==> flow/design.v <==
module crc32_8bit_parallel_iso_3309_ethernet_mod  #(  parameter   RESET_SEED = 'h00 )(
                                                                            input CLK,
                                                                            input RSTn,
                                                                            input [8-1:0] data_in,
                                                                            input enable,
                                                                            input clear,
                                                                            output [32-1:0] CRC
                                                                        );
    reg [32-1:0] Mout_p, Mout_n;
    always@( posedge CLK or negedge RSTn )
    begin
        Mout_p <= Mout_n;
        if( !RSTn )
        begin
            Mout_p <= RESET_SEED;
        end
    end
    always@( * )
    begin
        Mout_n = Mout_p;
        if( clear )
        begin
            Mout_n = RESET_SEED;
        end
        else if( enable )
        begin
            Mout_n[0] = data_in[0] ^ data_in[6] ^ Mout_p[24] ^ Mout_p[30] ;
            Mout_n[1] = data_in[0] ^ data_in[1] ^ data_in[6] ^ data_in[7] ^ Mout_p[24] ^ Mout_p[25] ^ Mout_p[30] ^ Mout_p[31] ;
            Mout_n[2] = data_in[0] ^ data_in[1] ^ data_in[2] ^ data_in[6] ^ data_in[7] ^ Mout_p[24] ^ Mout_p[25] ^ Mout_p[26] ^ Mout_p[30] ^ Mout_p[31] ;
            Mout_n[3] = data_in[1] ^ data_in[2] ^ data_in[3] ^ data_in[7] ^ Mout_p[25] ^ Mout_p[26] ^ Mout_p[27] ^ Mout_p[31] ;
            Mout_n[4] = data_in[0] ^ data_in[2] ^ data_in[3] ^ data_in[4] ^ data_in[6] ^ Mout_p[24] ^ Mout_p[26] ^ Mout_p[27] ^ Mout_p[28] ^ Mout_p[30] ;
            Mout_n[5] = data_in[0] ^ data_in[1] ^ data_in[3] ^ data_in[4] ^ data_in[5] ^ data_in[6] ^ data_in[7] ^ Mout_p[24] ^ Mout_p[25] ^ Mout_p[27] ^ Mout_p[28] ^ Mout_p[29] ^ Mout_p[30] ^ Mout_p[31] ;
            Mout_n[6] = data_in[1] ^ data_in[2] ^ data_in[4] ^ data_in[5] ^ data_in[6] ^ data_in[7] ^ Mout_p[25] ^ Mout_p[26] ^ Mout_p[28] ^ Mout_p[29] ^ Mout_p[30] ^ Mout_p[31] ;
            Mout_n[7] = data_in[0] ^ data_in[2] ^ data_in[3] ^ data_in[5] ^ data_in[7] ^ Mout_p[24] ^ Mout_p[26] ^ Mout_p[27] ^ Mout_p[29] ^ Mout_p[31] ;
            Mout_n[8] = data_in[0] ^ data_in[1] ^ data_in[3] ^ data_in[4] ^ Mout_p[0] ^ Mout_p[24] ^ Mout_p[25] ^ Mout_p[27] ^ Mout_p[28] ;
            Mout_n[9] = data_in[1] ^ data_in[2] ^ data_in[4] ^ data_in[5] ^ Mout_p[1] ^ Mout_p[25] ^ Mout_p[26] ^ Mout_p[28] ^ Mout_p[29] ;
            Mout_n[10] = data_in[0] ^ data_in[2] ^ data_in[3] ^ data_in[5] ^ Mout_p[2] ^ Mout_p[24] ^ Mout_p[26] ^ Mout_p[27] ^ Mout_p[29] ;
            Mout_n[11] = data_in[0] ^ data_in[1] ^ data_in[3] ^ data_in[4] ^ Mout_p[3] ^ Mout_p[24] ^ Mout_p[25] ^ Mout_p[27] ^ Mout_p[28] ;
            Mout_n[12] = data_in[0] ^ data_in[1] ^ data_in[2] ^ data_in[4] ^ data_in[5] ^ data_in[6] ^ Mout_p[4] ^ Mout_p[24] ^ Mout_p[25] ^ Mout_p[26] ^ Mout_p[28] ^ Mout_p[29] ^ Mout_p[30] ;
            Mout_n[13] = data_in[1] ^ data_in[2] ^ data_in[3] ^ data_in[5] ^ data_in[6] ^ data_in[7] ^ Mout_p[5] ^ Mout_p[25] ^ Mout_p[26] ^ Mout_p[27] ^ Mout_p[29] ^ Mout_p[30] ^ Mout_p[31] ;
            Mout_n[14] = data_in[2] ^ data_in[3] ^ data_in[4] ^ data_in[6] ^ data_in[7] ^ Mout_p[6] ^ Mout_p[26] ^ Mout_p[27] ^ Mout_p[28] ^ Mout_p[30] ^ Mout_p[31] ;
            Mout_n[15] = data_in[3] ^ data_in[4] ^ data_in[5] ^ data_in[7] ^ Mout_p[7] ^ Mout_p[27] ^ Mout_p[28] ^ Mout_p[29] ^ Mout_p[31] ;
            Mout_n[16] = data_in[0] ^ data_in[4] ^ data_in[5] ^ Mout_p[8] ^ Mout_p[24] ^ Mout_p[28] ^ Mout_p[29] ;
            Mout_n[17] = data_in[1] ^ data_in[5] ^ data_in[6] ^ Mout_p[9] ^ Mout_p[25] ^ Mout_p[29] ^ Mout_p[30] ;
            Mout_n[18] = data_in[2] ^ data_in[6] ^ data_in[7] ^ Mout_p[10] ^ Mout_p[26] ^ Mout_p[30] ^ Mout_p[31] ;
            Mout_n[19] = data_in[3] ^ data_in[7] ^ Mout_p[11] ^ Mout_p[27] ^ Mout_p[31] ;
            Mout_n[20] = data_in[4] ^ Mout_p[12] ^ Mout_p[28] ;
            Mout_n[21] = data_in[5] ^ Mout_p[13] ^ Mout_p[29] ;
            Mout_n[22] = data_in[0] ^ Mout_p[14] ^ Mout_p[24] ;
            Mout_n[23] = data_in[0] ^ data_in[1] ^ data_in[6] ^ Mout_p[15] ^ Mout_p[24] ^ Mout_p[25] ^ Mout_p[30] ;
            Mout_n[24] = data_in[1] ^ data_in[2] ^ data_in[7] ^ Mout_p[16] ^ Mout_p[25] ^ Mout_p[26] ^ Mout_p[31] ;
            Mout_n[25] = data_in[2] ^ data_in[3] ^ Mout_p[17] ^ Mout_p[26] ^ Mout_p[27] ;
            Mout_n[26] = data_in[0] ^ data_in[3] ^ data_in[4] ^ data_in[6] ^ Mout_p[18] ^ Mout_p[24] ^ Mout_p[27] ^ Mout_p[28] ^ Mout_p[30] ;
            Mout_n[27] = data_in[1] ^ data_in[4] ^ data_in[5] ^ data_in[7] ^ Mout_p[19] ^ Mout_p[25] ^ Mout_p[28] ^ Mout_p[29] ^ Mout_p[31] ;
            Mout_n[28] = data_in[2] ^ data_in[5] ^ data_in[6] ^ Mout_p[20] ^ Mout_p[26] ^ Mout_p[29] ^ Mout_p[30] ;
            Mout_n[29] = data_in[3] ^ data_in[6] ^ data_in[7] ^ Mout_p[21] ^ Mout_p[27] ^ Mout_p[30] ^ Mout_p[31] ;
            Mout_n[30] = data_in[4] ^ data_in[7] ^ Mout_p[22] ^ Mout_p[28] ^ Mout_p[31] ;
            Mout_n[31] = data_in[5] ^ Mout_p[23] ^ Mout_p[29] ;
        end
    end
    assign CRC = Mout_p;
endmodule
# Reports on crc32_8bit_parallel_iso_3309_ethernet_mod
# What the tools print for crc32_8bit_parallel_iso_3309_ethernet_mod, step after step.
# Line numbers count from 1 in the design file above.
# Cell names lack the library's common part.
# A cell with n/a has no value.
# inputs
top,crc32_8bit_parallel_iso_3309_ethernet_mod
clk_port,CLK
lib,sky130hd
lib_corner,tt_025C_1v80

# Word-level counts
# Counts by Yosys on the flattened word-level netlist (proc, flatten, opt, wreduce; memories kept). Register bits leave out memories and registers merged into their read ports (data or address). Print and check cells are left out. Cells with the same type and inputs are merged into one.
# op_classes
mux,33
logic,195
n_reduce_logical,1
# ops
cell,n
bitwise XOR 1 bit,195
2-to-1 mux 32 bit,1
2-to-1 mux 1 bit,32
nonzero test 2 bit,1
# word_totals
register_bits,32
input_bits,12
out_inout_bits,32
wordCells,230

# Longest topological paths
# Yosys ltp: most cells in a row. Word level: on the elaborated netlist, between registers, memories and ports. Mapped: between sequential cells and ports; inverters and the memories' decode and read muxes count.
# logic_depth
depth_word,15
abc_area,0
depth_mapped,4
ltp_nobuf,4

# Netlist
# The flow's flattened synthesis, as Yosys stat reports it; memories are mapped. The netlist is that of the ABC_AREA named above (0 if unset); the other value can give another one.
# The area totals of this step are shown rounded.
# types
cell_type,n,area_total_um2
dfrtp_1,32,800.768
xnor3_1,28,630.605
xnor2_1,18,157.651
mux2i_1,11,110.106
xor3_1,4,95.091
nand2b_1,12,75.072
nor2_1,20,75.072
xnor2_2,4,65.062
xnor2_4,2,55.053
a211oi_1,7,52.55
o22ai_1,7,43.792
xor2_1,4,35.034
xor3_2,1,25.024
clkbuf_1,5,18.768
a22o_1,2,17.517
xor2_2,1,16.266
a211oi_2,1,12.512
buf_1,3,11.261
# Other cell types: 4; their cells: 7.
# mapped
cell_count,169
synth_area_um2,2330
ffs,32
n_buf,8

# Timing after synthesis
# Source: OpenSTA report_checks on the synthesized netlist (no wires, ideal clock, input and output delay 20% of the period each), path of least setup slack; recovery checks are left aside. Register names are those of the netlist, which keeps one name where synthesis merged equal registers.
# synth_path
kind,in2reg
start,input port data_in[0]
end,register Mout_p[5]
clock_period_ps,2970
setup_time_ps,87
t_first_pin_ps,594
t_arrival_ps,1994
t_required_ps,2883
slack_ps,889
delay_ps,1487
driving_pins,4
n_path_buf,0
synth_period_reached_ps,2081
# "delay_ps" is the arrival time less input delay plus setup time.
# "driving_pins" counts driving pins, that of a launching flip-flop among them; a cell with two outputs on the path counts twice.
# "synth_period_reached_ps" is the clock period less the worst setup slack; recovery checks do not enter. This is arithmetic on one report: input and output delays are still those of the set period (20% each).
# Between the ends stands the longest chain of elaborated cells between them, by number of cells; it is not shown to be the way that was timed. Of several equally long chains one is given.
# A line is the first line of the expression or statement that the cell stems from. Yosys adds cells for indexed reads and writes and turns some case tables into memories.
# synth_between
path_cell_list,xnor2_4 > xor3_2 > xnor3_1 > a211oi_2
elab_chain_cells,15
cone_cells,15
# synth_lines
element,line_no,rtl
from (decl),4,"input [8-1:0] data_in,"
bitwise XOR 1 bit x13,32,Mout_n[5] = data_in[0] ^ data_in[1] ^ data_in[3] ^ data_in[4] ^ data_in[5] ^ data_in[6] ^ data_in[7] ^ Mout_p[ ...
2-to-1 mux 1 bit,25,else if( enable )
2-to-1 mux 32 bit,21,if( clear )
to (assign),12,Mout_p <= Mout_n;
to (assign),15,Mout_p <= RESET_SEED;
to (decl),9,"reg [32-1:0] Mout_p, Mout_n;"

# Timing after layout
# Path of least setup slack in the final report of job 1 (OpenROAD, finished layout, wires in). Where an end is a register, its clock arrival counts in the times.
# The path's times are printed in steps of 10 ps; the period is the one set.
# layout_path
kind,reg2reg
start,register Mout_p[24]
end,register Mout_p[1]
clock_period_ps,1840
setup_time_ps,120
t_first_pin_ps,290
t_arrival_ps,2020
t_required_ps,2010
slack_ps,-10
driving_pins,7
n_path_buf,2
# Between the ends stands the longest chain of elaborated cells between them, by number of cells; it is not shown to be the way that was timed. Of several equally long chains one is given.
# layout_between
path_cell_list,dfrtp_1 > xnor2_4 > buf_4 > buf_4 > xnor2_2 > xnor2_1 > a211oi_1
elab_chain_cells,6
cone_cells,6
cone_lines,3
# layout_lines
element,line_no,rtl
from (decl),9,"reg [32-1:0] Mout_p, Mout_n;"
from (assign),12,Mout_p <= Mout_n;
from (assign),15,Mout_p <= RESET_SEED;
bitwise XOR 1 bit x4,28,Mout_n[1] = data_in[0] ^ data_in[1] ^ data_in[6] ^ data_in[7] ^ Mout_p[24] ^ Mout_p[25] ^ Mout_p[30] ^ Mout_p[ ...
2-to-1 mux 1 bit,25,else if( enable )
2-to-1 mux 32 bit,21,if( clear )
to (assign),12,
to (assign),15,
to (decl),9,

# crc32_8bit_parallel_iso_3309_ethernet_mod through Yosys and OpenROAD on sky130hd: 2 stored runs, unordered, with their settings and measured results. The constraints put input and output delay at 20% of the set period each and load the outputs with 0.01 pF.
# By "achievedPeriod_ps" is meant the clock period of the run minus its worst setup slack. This is arithmetic on one report: input and output delays are still those of the set period (20% each).
# "worst_path_allowed_less_slack_ps" is the time allowed to the run's worst setup path (the clock period less input and output delay, where it has them) less its slack. Clock arrival times count: a late capture clock shortens it, a late launch clock lengthens it.
# "total_power_uw" is the tool's figure for a default switching activity; nothing was simulated.
# "worst_path_allowed_less_slack_ps" is given in steps of 10 ps.
# The results are shown rounded.
# Settings: - = not set for that run.
run,period_ns,CORE_UTILIZATION,PLACE_DENSITY,GPL_TIMING_DRIVEN,GPL_ROUTABILITY_DRIVEN,CTS_CLUSTER_SIZE,CAP_MARGIN,CORE_MARGIN,SLEW_MARGIN,post_route_stdcell_area_um2,finalUtil_frac,final_die_area_um2,synth_chip_area_um2,final_setup_tns_ps,achievedPeriod_ps,total_power_uw,worst_path_allowed_less_slack_ps,timing.worst_path_kind,setup_ws_ps
job 1,1.84,54,0.35,0,1,67,10,2,20,3380,0.826,4860,2330,-7,1847,6580,1850,reg2reg,-7
job 2,1.87,40,-,-,-,-,20,2,20,3420,0.614,6450,2330,0,1811,6530,1440,reg2out,59
